==> flow/design.v <==
`timescale 1ns / 1ps
module baud_gen (
    input wire clk,           
    input wire rst,          
    input wire baud_select,   
    output reg tick_1x,      
    output reg tick_8x       
);
    localparam DIV_9600   = 1302;  
    localparam DIV_115200 = 108;   
    reg [10:0] counter;       
    reg [2:0]  sub_counter;  
    reg [10:0] limit;         
    always @* begin
        case (baud_select)
            1'b0: limit = DIV_9600;    
            1'b1: limit = DIV_115200;  
        endcase
    end
    always @(posedge clk or posedge rst) begin
        if (rst) begin
            counter <= 0;
            tick_8x <= 0;
        end else begin
            if (counter >= limit - 1) begin
                counter <= 0;
                tick_8x <= 1'b1; 
            end else begin
                counter <= counter + 1;
                tick_8x <= 1'b0;
            end
        end
    end
    always @(posedge clk or posedge rst) begin
        if (rst) begin
            sub_counter <= 0;
            tick_1x <= 0;
        end else begin
            tick_1x <= 0; 
            if (tick_8x) begin
                if (sub_counter == 7) begin 
                    sub_counter <= 0;
                    tick_1x <= 1'b1; 
                end else begin
                    sub_counter <= sub_counter + 1;
                end
            end
        end
    end
endmodule
`timescale 1ns / 1ps
module uart_rx(
    input wire clk,
    input wire rst,
    input wire rx,           
    input wire rx_en,        
    input wire tick_8x,      
    output reg [7:0] rx_data, 
    output reg rx_start,     
    output reg rx_busy,      
    output reg rx_done        
    );
    localparam [1:0]
        IDLE  = 2'b00,
        START = 2'b01,
        DATA  = 2'b10,
        STOP  = 2'b11;
    reg [1:0] state;
    reg [2:0] tick_cnt;  
    reg [2:0] bit_cnt;    
    reg [1:0] vote_cnt;   
    reg [7:0] shift_reg;  
    reg rx_sync1, rx_sync2;
    wire rx_in = rx_sync2;
    always @(posedge clk) begin
        if (rst) begin
            rx_sync1 <= 1'b1;
            rx_sync2 <= 1'b1;
        end else begin
            rx_sync1 <= rx;
            rx_sync2 <= rx_sync1;
        end
    end
    always @(posedge clk) begin
        if (rst) begin
            state     <= IDLE;
            tick_cnt  <= 0;
            bit_cnt   <= 0;
            vote_cnt  <= 0;
            shift_reg <= 0;
            rx_data   <= 0;
            rx_busy   <= 0;
            rx_done   <= 0;
            rx_start  <= 0;
        end else begin
            rx_done  <= 0;
            rx_start <= 0;
            case (state)
                IDLE: begin
                    rx_busy <= 0;
                    tick_cnt <= 0;
                    bit_cnt <= 0;
                    if (rx_en && rx_in == 1'b0) begin 
                        state    <= START;
                        rx_busy  <= 1;
                        rx_start <= 1; 
                    end
                end
                START: begin
                    if (tick_8x) begin
                        if (tick_cnt == 3) begin 
                            if (rx_in == 1'b1) begin
                                state   <= IDLE;
                                rx_busy <= 0;
                            end
                        end
                        if (tick_cnt == 7) begin
                            state    <= DATA;
                            tick_cnt <= 0;
                            vote_cnt <= 0;
                        end else begin
                            tick_cnt <= tick_cnt + 1;
                        end
                    end
                end
                DATA: begin
                    if (tick_8x) begin
                        if (tick_cnt == 3 || tick_cnt == 4 || tick_cnt == 5) begin
                            if (rx_in == 1'b1)
                                vote_cnt <= vote_cnt + 1;
                        end
                        if (tick_cnt == 7) begin
                            tick_cnt <= 0;
                            shift_reg <= { (vote_cnt >= 2), shift_reg[7:1] };
                            vote_cnt <= 0; 
                            if (bit_cnt == 7) 
                                state <= STOP;
                            else
                                bit_cnt <= bit_cnt + 1;
                        end else begin
                            tick_cnt <= tick_cnt + 1;
                        end
                    end
                end
                STOP: begin
                    if (tick_8x) begin
                        if (tick_cnt == 7) begin
                            state   <= IDLE;
                            rx_done <= 1;         
                            rx_data <= shift_reg; 
                            rx_busy <= 0;
                        end else begin
                            tick_cnt <= tick_cnt + 1;
                        end
                    end
                end
            endcase
        end
    end
endmodule
`timescale 1ns / 1ps
module uart_top (
    input wire clk,           
    input wire rst,           
    input wire baud_select,  
    input wire tx_en,       
    input wire [7:0] tx_data, 
    output wire tx,         
    output wire tx_busy,     
    output wire tx_done,      
    input wire rx,            
    input wire rx_en,         
    output wire [7:0] rx_data,
    output wire rx_busy,    
    output wire rx_done      
);
    wire tick_1x_w; 
    wire tick_8x_w; 
    wire tx_start_unused;
    wire rx_start_unused;
    baud_gen inst_baud_gen (
        .clk(clk),
        .rst(rst),
        .baud_select(baud_select),
        .tick_1x(tick_1x_w),
        .tick_8x(tick_8x_w)  
    );
uart_tx inst_uart_tx (
        .clk(clk),
        .rst(rst),
        .tx_en(tx_en),
        .tick_8x(tick_8x_w), 
        .tx_data(tx_data),
        .tx_serial(tx),
        .busy(tx_busy),
        .done(tx_done)
    );;
    uart_rx inst_uart_rx (
        .clk(clk),
        .rst(rst),
        .rx(rx),               
        .rx_en(rx_en),
        .tick_8x(tick_8x_w),   
        .rx_data(rx_data),
        .rx_start(rx_start_unused),
        .rx_busy(rx_busy),
        .rx_done(rx_done)
    );
endmodule
`timescale 1ns / 1ps
module uart_tx (
    input  wire       clk,       
    input  wire       rst,       
    input  wire       tx_en,    
    input  wire       tick_8x,   
    input  wire [7:0] tx_data,   
    output reg        tx_serial, 
    output reg        busy,      
    output reg        done       
);
    localparam [1:0] 
        IDLE  = 2'b00,
        START = 2'b01,
        DATA  = 2'b10,
        STOP  = 2'b11;
    reg [1:0] state_reg, state_next;
    reg [2:0] s_reg, s_next; 
    reg [2:0] n_reg, n_next; 
    reg [7:0] b_reg, b_next; 
    reg       tx_reg, tx_next; 
    always @(posedge clk or posedge rst) begin
        if (rst) begin
            state_reg <= IDLE;
            s_reg     <= 0;
            n_reg     <= 0;
            b_reg     <= 0;
            tx_reg    <= 1'b1; 
        end else begin
            state_reg <= state_next;
            s_reg     <= s_next;
            n_reg     <= n_next;
            b_reg     <= b_next;
            tx_reg    <= tx_next;
        end
    end
    always @(*) begin
        state_next = state_reg;
        s_next     = s_reg;
        n_next     = n_reg;
        b_next     = b_reg;
        tx_next    = tx_reg;
        busy = 1'b1; 
        done = 1'b0;
        case (state_reg)
            IDLE: begin
                tx_next = 1'b1;
                busy    = 1'b0;
                if (tx_en) begin
                    b_next = tx_data;
                    state_next = START;
                    s_next = 0;
                end
            end
            START: begin
                tx_next = 1'b0; 
                if (tick_8x) begin
                    if (s_reg == 7) begin 
                        state_next = DATA;
                        s_next = 0;
                        n_next = 0;
                    end else begin
                        s_next = s_reg + 1;
                    end
                end
            end
            DATA: begin
                tx_next = b_reg[0]; 
                if (tick_8x) begin
                    if (s_reg == 7) begin
                        s_next = 0;
                        b_next = b_reg >> 1;
                        if (n_reg == 7) begin
                            state_next = STOP;
                        end else begin
                            n_next = n_reg + 1;
                        end
                    end else begin
                        s_next = s_reg + 1;
                    end
                end
            end
            STOP: begin
                tx_next = 1'b1; 
                if (tick_8x) begin
                    if (s_reg == 7) begin
                        state_next = IDLE;
                        done       = 1'b1;
                    end else begin
                        s_next = s_reg + 1;
                    end
                end
            end
        endcase
    end
    always @(*) tx_serial = tx_reg;
endmodule
# Reports on uart_top
# What the tools print for uart_top, step after step.
# Lines are those of the file above, counted from 1.
# Cell names lack the library's common part.
# The mark n/a stands for no value.
[inputs]
top = "uart_top"
clk_port = "clk"
cell_library = "sky130hd"
corner = "tt_025C_1v80"

# Elaborated design
# Counts by Yosys on the flattened word-level netlist (proc, flatten, opt, wreduce; memories kept). Register bits leave out memories and registers merged into their read ports (data or address). Print and check cells are left out.
[classes]
addsub = 7
n_cmp = 2
reduce_and_logical = 27
n_logic = 6
eq_ne = 41
n_mux = 66
[ops]
columns = ["cell", "count"]
rows = [
  ["two-way mux 3 bit", 17],
  ["two-way mux 2 bit", 22],
  [">= comparator 11 x 32 -> 1 bit", 1],
  ["!= test 2 x 1 -> 1 bit (second input constant)", 13],
  ["two-way mux 8 bit", 3],
  ["!= test 2 bit (second input constant)", 11],
  ["parallel mux 11 bit (select 2 bit)", 1],
  ["equality test 3 bit (second input constant)", 6],
  ["AND reduction 6 bit", 3],
  ["parallel mux 3 bit (select 3 bit)", 2],
  ["AND reduction 4 bit", 4],
  ["parallel mux 8 bit (select 2 bit)", 1],
  ["parallel mux 2 bit (select 4 bit)", 2],
  ["subtractor 11 x 1 -> 12 bit (second input constant)", 1],
  ["adder 3 x 1 -> 3 bit (second input constant)", 4],
  ["!= test 3 x 1 -> 1 bit (second input constant)", 4],
  ["parallel mux 3 bit (select 2 bit)", 2],
  ["adder 11 x 1 -> 11 bit (second input constant)", 1],
  ["two-way mux 11 bit", 1],
  ["AND reduction 10 bit", 1],
  ["two-way mux 1 bit", 10],
  ["OR reduction 3 bit", 3],
  ["equality test 2 bit (second input constant)", 4],
  ["OR reduction 2 bit", 4],
  ["AND reduction 8 bit", 1],
  ["inverter 1 bit", 6],
  ["AND reduction 3 bit", 2],
  ["parallel mux 1 bit (select 3 bit)", 2],
]
# Other operator kinds: 12; their cells: 17.
[bits]
register_bits = 59
elab_cells = 166

# Longest topological paths
# Longest topological path by Yosys (ltp), each cell counted once; first at word level (registers and memories cut), then after technology mapping (sequential cells cut; the memories' decode and read muxes count).
[logic_depth]
word_depth = 7
abc_area = 0
depth_mapped = 8

# Netlist
# Source: synth_stat.txt of the flow (Yosys; design flattened, memories mapped). It holds for the ABC_AREA given above (unset counts as 0); a run with the other value may have another netlist.
# Totals and module areas in this step are rounded.
[types]
columns = ["cell_type", "count"]
rows = [
  ["dfrtp_1", 29],
  ["dfxtp_1", 32],
  ["ha_1", 21],
  ["nand2_1", 60],
  ["a21oi_1", 22],
  ["mux2i_1", 11],
  ["nor3_1", 16],
  ["o21ai_0", 15],
  ["xor2_1", 8],
  ["nand3_1", 13],
  ["dfstp_2", 2],
  ["inv_1", 13],
  ["buf_2", 8],
  ["nor2_1", 10],
  ["and4_1", 3],
  ["nand2b_1", 4],
  ["nand4_1", 4],
  ["nor2b_1", 4],
]
# Other cell types: 39; their cells: 58.
[mapped]
mapped_area_um2 = 3100
buf_cells = 17
mapped_cells = 333
ff_cells = 63
sequential_area_um2 = 1420
# By module: a second synthesis without flattening, with its own total; a netlist apart from the flattened one above.
[unflattened]
cells_unflattened = 363
area_unflattened_um2 = 3450
# Each row is one instance without its submodules.
[by_module]
columns = ["module", "mod_seq_area_um2", "area_um2", "n_cells", "n_inst"]
rows = [
  ["uart_rx", 661, 1490, 178, 1],
  ["uart_tx", 478, 1090, 105, 1],
  ["baud_gen", 400, 868, 80, 1],
  ["uart_top", 0.0, 0.0, 0, 1],
]

# Worst setup path after synthesis
# Source: OpenSTA report_checks on the synthesized netlist (no wires, ideal clock, input and output delay 20% of the period each), path of least setup slack; recovery checks are left aside. Register names are those of the netlist, which keeps one name where synthesis merged equal registers.
[synth_timing]
kind = "input to register"
start = "in baud_select"
end = "reg inst_baud_gen.counter[10]"
path_stages = 7
clock_period_ps = 2820
arrival_time_ps = 1738
path_delay_ps = 1260
slack_ps = 996
setup_time_ps = 86
required_ps = 2734
in_delay_ps = 564
synth_period_reached_ps = 1824
# "path_delay_ps" is the arrival time less input delay plus setup time.
# "path_stages" counts driving pins, that of a launching flip-flop among them; a cell with two outputs on the path counts twice.
# "synth_period_reached_ps" = period - worst setup slack (recovery checks aside). The figure is calculated, with input and output delays left at 20% of the set period.
# The rows between start and end are the longest chain of elaborated cells between them; the timing report does not say that the signal goes this way. Where chains are equally long, one stands for them.
# Each line given opens the expression or statement behind the cell; cells for indexed reads and writes are added by Yosys, which also makes memories of some case tables.
# A register here has more assigning lines than the two given.
[synth_via]
path_cell_list = "inv_1 > ha_1 > a21o_1 > a211oi_1 > o311ai_1 > buf_2 > nor3_1"
elab_chain_len = 5
cells_between = 5
[synth_lines]
columns = ["item", "line", "text"]
rows = [
  ["from (decl)", 165, "input wire baud_select,"],
  ["inverter 1 bit", 15, "case (baud_select)"],
  ["parallel mux 11 bit (select 2 bit)", 15, ""],
  ["subtractor 11 x 1 -> 12 bit", 25, "if (counter >= limit - 1) begin"],
  [">= comparator 11 x 32 -> 1 bit", 25, ""],
  ["two-way mux 11 bit", 25, ""],
  ["to (assign)", 26, "counter <= 0;"],
  ["to (assign)", 29, "counter <= counter + 1;"],
  ["to (decl)", 11, "reg [10:0] counter;"],
]

# Worst path after layout
# From the final timing report of run 1: the path of least setup slack in the routed layout; clock arrival at registers is part of the times.
# The report prints the path's times to 10 ps; the period is as set.
[layout_timing]
kind = "register to register"
start = "reg inst_baud_gen.counter[3]"
end = "reg inst_baud_gen.counter[4]"
path_stages = 8
clock_period_ps = 1670
slack_ps = -180
setup_time_ps = 110
required_ps = 1920
arrival_time_ps = 2100
# The rows between start and end are the longest chain of elaborated cells between them; the timing report does not say that the signal goes this way. Where chains are equally long, one stands for them.
# A register here has more assigning lines than the two given.
[layout_via]
path_cell_list = "dfrtp_1 > ha_4 > nand2_1 > o21ai_0 > nor4b_4 > buf_4 > buf_6 > nor3_4"
elab_chain_len = 2
cells_between = 3
[layout_lines]
columns = ["item", "line", "text"]
rows = [
  ["from (decl)", 11, "reg [10:0] counter;"],
  ["from (assign)", 22, "counter <= 0;"],
  ["from (assign)", 29, "counter <= counter + 1;"],
  ["adder 11 x 1 -> 11 bit", 29, ""],
  ["two-way mux 11 bit", 25, "if (counter >= limit - 1) begin"],
  ["to (assign)", 26, "counter <= 0;"],
  ["to (assign)", 29, ""],
  ["to (decl)", 11, ""],
]

# Module uart_top, platform sky130hd: 2 stored runs of the flow (Yosys, OpenROAD) with differing settings, in no particular order. Input and output delays are each 20% of the period that was set; the output load is 0.01 pF.
# "timing.achieved_period_ps" is the run's clock period less its worst setup slack. It is reckoned from that one timing run; input and output delays stay at 20% of the period that was set.
# Measured values are rounded.

[[run]]
name = "run 1"
[run.settings]
period_ns = 1.67
CORE_UTILIZATION = 66
CAP_MARGIN = 20
CORE_MARGIN = 2
SLEW_MARGIN = 20
[run.results]
final_setup_ws_ps = -180
timing.achieved_period_ps = 1850
total_negative_slack_ps = -3180
layout_utilization_pct = 95.8
dieArea_um2 = 5260
post_synth_area_um2 = 3100

[[run]]
name = "run 2"
[run.settings]
period_ns = 0.963
CORE_UTILIZATION = 60
SETUP_SLACK_MARGIN = 0.15
CORE_ASPECT_RATIO = 0.85
CELL_PAD_IN_SITES_GLOBAL_PLACEMENT = 1
GPL_TIMING_DRIVEN = 0
GPL_ROUTABILITY_DRIVEN = 1
CTS_CLUSTER_SIZE = 77
MIN_ROUTING_LAYER = "met2"
CAP_MARGIN = 20
CORE_MARGIN = 2
SLEW_MARGIN = 20
[run.results]
outcome = "did not finish, placement stopped with GPL-0301"
